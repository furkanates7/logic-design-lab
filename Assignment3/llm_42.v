==> flow/design.v <==
module llm(green, red, yellow, clock, a1, a2, a3, deception_out, current_state, timer);
    input green, red, yellow;
    input clock;
    output reg [3:0] current_state;
    output reg a1, a2, a3, deception_out;
    output reg [7:0] timer;
    parameter LAY_LOW = 4'b0000, DECEPTION = 4'b0001, ATTACK_SECURITY = 4'b0010, 
              ATTACK_DATABASE = 4'b0011, FAIL = 4'b0100, EXPANSION = 4'b0101;
    parameter LAY_LOW_TIME = 20, ATTACK_SECURITY_TIME = 20, ATTACK_DATABASE_TIME = 10;
    initial begin
        current_state = LAY_LOW;
        timer = 1;  
        a1 = 0;
        a2 = 0;
        a3 = 0;
        deception_out = 0;
    end
    always @(posedge clock) begin
        case (current_state)
            LAY_LOW: begin
                if (red) begin
                    current_state <= DECEPTION;
                    deception_out <= 1;
                    timer <= 1; 
                end else if (green && timer == LAY_LOW_TIME) begin
                    current_state <= ATTACK_SECURITY;
                    a1 <= 1; 
                    timer <= 1; 
                end else begin
                    timer <= timer + 1;
                end
            end
            ATTACK_SECURITY: begin
                if (red) begin
                    current_state <= DECEPTION;
                    deception_out <= 1;
                    a1 <= 0; 
                    timer <= 1; 
                end else if (green && timer == ATTACK_SECURITY_TIME) begin
                    current_state <= ATTACK_DATABASE;
                    a2 <= 1; 
                    timer <= 1; 
                end else begin
                    timer <= timer + 1;
                end
            end
            ATTACK_DATABASE: begin
                if (red) begin
                    current_state <= DECEPTION;
                    deception_out <= 1;
                    a2 <= 0; 
                    timer <= 1;
                end else if (green && timer == ATTACK_DATABASE_TIME) begin
                    current_state <= EXPANSION;
                    a3 <= 1; 
                    timer <= 1; 
                end else begin
                    timer <= timer + 1;
                end
            end
            DECEPTION: begin
                if (red) begin
                    current_state <= FAIL;
                end else begin
                    current_state <= LAY_LOW;
                    deception_out <= 0;
                    timer <= 1; 
                end
            end
            FAIL: begin
                timer <= 1; 
            end
            EXPANSION: begin
                timer <= timer + 1; 
            end
            default: begin
                current_state <= LAY_LOW;
                timer <= 1; 
            end
        endcase
    end
endmodule
From RTL to reports: llm:

The steps from the RTL of llm to its reports follow in flow order.
Line numbers count from 1 in the design file above.
Library cell names are shortened.
A cell with n/a has no value.

* design top: llm
* clock: clock
* standard-cell library: sky130hd
* library corner: tt_025C_1v80

After elaboration:

Source: Yosys, flattened and elaborated, memories not mapped. Widths are those after wreduce. Registers that Yosys merges into a memory's read port (data or address) are not register bits. Print and check cells do not count.

* register bits after elaboration: 16
* output and inout port bits: 16
* cells after elaboration: 63

* $add $sub $neg: 1
* eq/ne operators: 18
* multiplexer cells: 22
* bitwise operators: 2
* reductions and logical operators: 14

Operators by type and width (number)
* 8-bit 2-to-1 mux: 5
* 8-bit case mux with 4-bit select: 1
* 4-bit 2-to-1 mux: 6
* 4-bit case mux with 5-bit select: 1
* 2-bit inequality test with constant B: 7
* 4-bit AND reduction: 3
* 3-bit inequality test with constant B: 3
* 4-bit by 2-bit equality test with 1-bit output with constant B: 2
* 4-bit by 3-bit equality test with 1-bit output with constant B: 2
* 8-bit by 1-bit adder with 8-bit output with constant B: 1
* 8-bit by 4-bit equality test with 1-bit output with constant B: 1
* 8-bit by 5-bit equality test with 1-bit output with constant B: 1
* 3-bit AND reduction: 2
* 1-bit case mux with 2-bit select: 3
* 1-bit 2-to-1 mux: 5
* 2-bit nonzero test: 2
* 2-bit OR reduction: 2
* 4-bit by 1-bit equality test with 1-bit output with constant B: 1
* 4-bit zero test: 1
* 4-bit nonzero test: 1
* 3-bit OR reduction: 1
* 3-bit 2-to-1 mux: 1
* 1-bit logical AND: 2
* 1-bit NOT: 2
* 2-bit by 1-bit inequality test with 1-bit output with constant B: 1

Longest topological paths:

Depth = most cells in a row (Yosys ltp): at word level without a register or memory, in the mapped netlist without a sequential cell, where the memories' decode and read muxes count.

* depth after elaboration: 5
* ABC_AREA: 1
* gate-level depth with buffers: 9
* gate-level depth less buffers: 9

After synthesis:

Yosys stat after the flow's synthesis: flattened, memories mapped to cells. It holds for the ABC_AREA given above (unset counts as 0); a run with the other value may have another netlist.
Totals and module areas in this step are rounded.

* mapped cells: 141
* chip area (Yosys): 1100 µm²
* sequential part of the area: 450 µm²
* flip-flops: 15
* buffer cells: 3

Cells by type (number)
* edfxtp_1: 15
* nand2_1: 38
* inv_1: 26
* nor2_1: 21
* nand3_1: 9
* ha_1: 3
* nand2_2: 5
* nand4_1: 3
* nand3_4: 1
* buf_4: 2
* buf_6: 1
* nor2_4: 1
* nor3_2: 1
* o21ai_0: 2
* xnor2_1: 1
* xor2_1: 1
* conb_1: 2
* inv_2: 2

Other cell types: 7; their cells: 7.

Timing after synthesis:

Source: OpenSTA report_checks on the synthesized netlist (no wires, ideal clock, input and output delay 20% of the period each), path of least setup slack; recovery checks are left aside. Register names are those of the netlist, which keeps one name where synthesis merged equal registers.

* path type: reg-to-reg
* start point: reg timer[0]
* end point: reg current_state[0]
* period: 1.89 ns
* setup time: 0.319 ns
* launch time at the first pin: 0.000 ns
* arrival time: 1.312 ns
* data required time: 1.571 ns
* slack: 0.259 ns
* path delay: 1.631 ns
* stages on the path: 9
* period reached after synthesis: 1.631 ns

"path delay" is the arrival time less input delay plus setup time.
"stages on the path" counts driving pins, that of a launching flip-flop among them; a cell with two outputs on the path counts twice.
"period reached after synthesis" is the clock period less the worst setup slack; recovery checks do not enter. This is arithmetic on one report: input and output delays are still those of the set period (20% each).
The rows between start and end are the longest chain of elaborated cells between them; the timing report does not say that the signal goes this way. Where chains are equally long, one stands for them.
Each line given opens the expression or statement behind the cell; cells for indexed reads and writes are added by Yosys, which also makes memories of some case tables.
A register here has more assigning lines than the two given.
Only ways into the end's enable, where the timed path ends, are counted here.

* cell sequence: edfxtp_1 > inv_1 > ha_1 > nand2_1 > nor2_1 > nand2_1 > nand2_2 > nand2_1 > nor2_1
* cells in the longest elaborated chain: 4

Ends and longest elaborated chain, post-synthesis
* from (decl): line 6 `output reg [7:0] timer;`
* from (assign): line 30 `timer <= timer + 1;`
* from (assign): line 44 `timer <= timer + 1;`
* 8-bit by 4-bit equality test with 1-bit output: line 53 `end else if (green && timer == ATTACK_DATABASE_TIME) begin`
* 1-bit logical AND: line 53
* 3-bit inequality test
* 4-bit AND reduction
* to (assign): line 49 `current_state <= DECEPTION;`
* to (assign): line 54 `current_state <= EXPANSION;`
* to (decl): line 4 `output reg [3:0] current_state;`

Path in the finished layout:

Path of least setup slack in the final report of flow run 1 (OpenROAD, finished layout, wires in). Where an end is a register, its clock arrival counts in the times.

* path type: reg-to-reg
* start point: reg timer[0]
* end point: reg timer[1]
* period: 1.53 ns
* setup time: 0.23 ns
* launch time at the first pin: 0.25 ns
* arrival time: 1.56 ns
* data required time: 1.55 ns
* slack: -0.01 ns
* stages on the path: 10

The rows between start and end are the longest chain of elaborated cells between them; the timing report does not say that the signal goes this way. Where chains are equally long, one stands for them.
A register here has more assigning lines than the two given.

* cell sequence: edfxtp_1 > inv_2 > ha_4 > nand2_2 > nor2_2 > nand2_2 > nand2_4 > nand3_4 > nand2_1 > inv_1
* cells in the longest elaborated chain: 5

Ends and longest elaborated chain, after layout
* from (decl): line 6 `output reg [7:0] timer;`
* from (assign): line 30 `timer <= timer + 1;`
* from (assign): line 44 `timer <= timer + 1;`
* 8-bit by 4-bit equality test with 1-bit output: line 53 `end else if (green && timer == ATTACK_DATABASE_TIME) begin`
* 1-bit logical AND: line 53
* 8-bit 2-to-1 mux: line 53
* 8-bit 2-to-1 mux: line 48 `if (red) begin`
* 8-bit case mux with 4-bit select: line 19 `case (current_state)`
* to (assign): line 30
* to (assign): line 44
* to (decl): line 6

Data sheet: physical implementation of llm

2 stored runs of llm in the flow (synthesis by Yosys, layout by OpenROAD, sky130hd cells), in arbitrary order. Constraints: input delay and output delay 20% of the set period each, output load 0.01 pF.
"clock period reached" = clock period - worst setup slack. The figure is calculated, with input and output delays left at 20% of the set period.
"time used up by the worst setup path" means the part of the period allowed to the worst setup path (the constraints hold back 20% at inputs and 20% at outputs) less its slack; where the path has registers, the arrival times of their clocks count too.
"total power after layout" rests on the timing tool's default activity at the inputs, not on a simulated workload.
Measured values are rounded.

### Flow run 1

==> flow/run.sh <==
#!/bin/bash
# the make line also repeats the synthesis and layout settings of config.mk as NAME=value (left out here)
make -C /OpenROAD-flow-scripts/flow DESIGN_CONFIG=/design/flow/config.mk WORK_HOME=/design/flow/orfs CLKGATE_MAP_FILE= finish
==> flow/config.mk <==
export PLATFORM = sky130hd
export DESIGN_NAME = llm
export DESIGN_NICKNAME = llm
export VERILOG_FILES = /design/flow/design.v
export SDC_FILE = /design/flow/constraint.sdc
export NUM_CORES = 4
export LEC_CHECK = 0
export ABC_AREA = 1
export CAP_MARGIN = 20
export CELL_PAD_IN_SITES_GLOBAL_PLACEMENT = 1
export CORE_ASPECT_RATIO = 0.68
export CORE_MARGIN = 2
export CORE_UTILIZATION = 42
export MIN_ROUTING_LAYER = met2
export SLEW_MARGIN = 20
==> flow/constraint.sdc <==
create_clock -name core_clock -period 1.53 [get_ports {clock}]
set_input_delay 0.3060 -clock core_clock [delete_from_list [all_inputs] [get_ports {clock}]]
set_output_delay 0.3060 -clock core_clock [all_outputs]
set_load 0.01 [all_outputs]

Results of flow run 1:
- Synthesized cell area: 1100 µm²
- Die size: 2900 µm²
- Utilization: 69 %
- Worst slack on setup checks: -0.010 ns
- Setup total negative slack: -0.037 ns
- Total power after layout: 2.9 mW
- Clock period reached: 1.540 ns
- Time used up by the worst setup path: 1.54 ns
- Critical path kind: reg-to-reg

### Flow run 2

==> flow/run.sh <==
#!/bin/bash
# the make line also repeats the synthesis and layout settings of config.mk as NAME=value (left out here)
make -C /OpenROAD-flow-scripts/flow DESIGN_CONFIG=/design/flow/config.mk WORK_HOME=/design/flow/orfs CLKGATE_MAP_FILE= finish
==> flow/config.mk <==
export PLATFORM = sky130hd
export DESIGN_NAME = llm
export DESIGN_NICKNAME = llm
export VERILOG_FILES = /design/flow/design.v
export SDC_FILE = /design/flow/constraint.sdc
export NUM_CORES = 4
export LEC_CHECK = 0
export ABC_AREA = 1
export CAP_MARGIN = 25
export CELL_PAD_IN_SITES_DETAIL_PLACEMENT = 0
export CORE_MARGIN = 2
export CORE_UTILIZATION = 24
export GPL_ROUTABILITY_DRIVEN = 0
export GPL_TIMING_DRIVEN = 1
export MIN_ROUTING_LAYER = met2
export SETUP_SLACK_MARGIN = 0.21
export SLEW_MARGIN = 20
==> flow/constraint.sdc <==
create_clock -name core_clock -period 3.11 [get_ports {clock}]
set_input_delay 0.6220 -clock core_clock [delete_from_list [all_inputs] [get_ports {clock}]]
set_output_delay 0.6220 -clock core_clock [all_outputs]
set_load 0.01 [all_outputs]

Results of flow run 2:
- Synthesized cell area: 1100 µm²
- Die size: 4900 µm²
- Utilization: 31 %
- Worst slack on setup checks: 1.1 ns
- Setup total negative slack: 0.000 ns
- Total power after layout: 1.2 mW
- Clock period reached: 2.038 ns
- Time used up by the worst setup path: 1.42 ns
- Critical path kind: reg-to-output
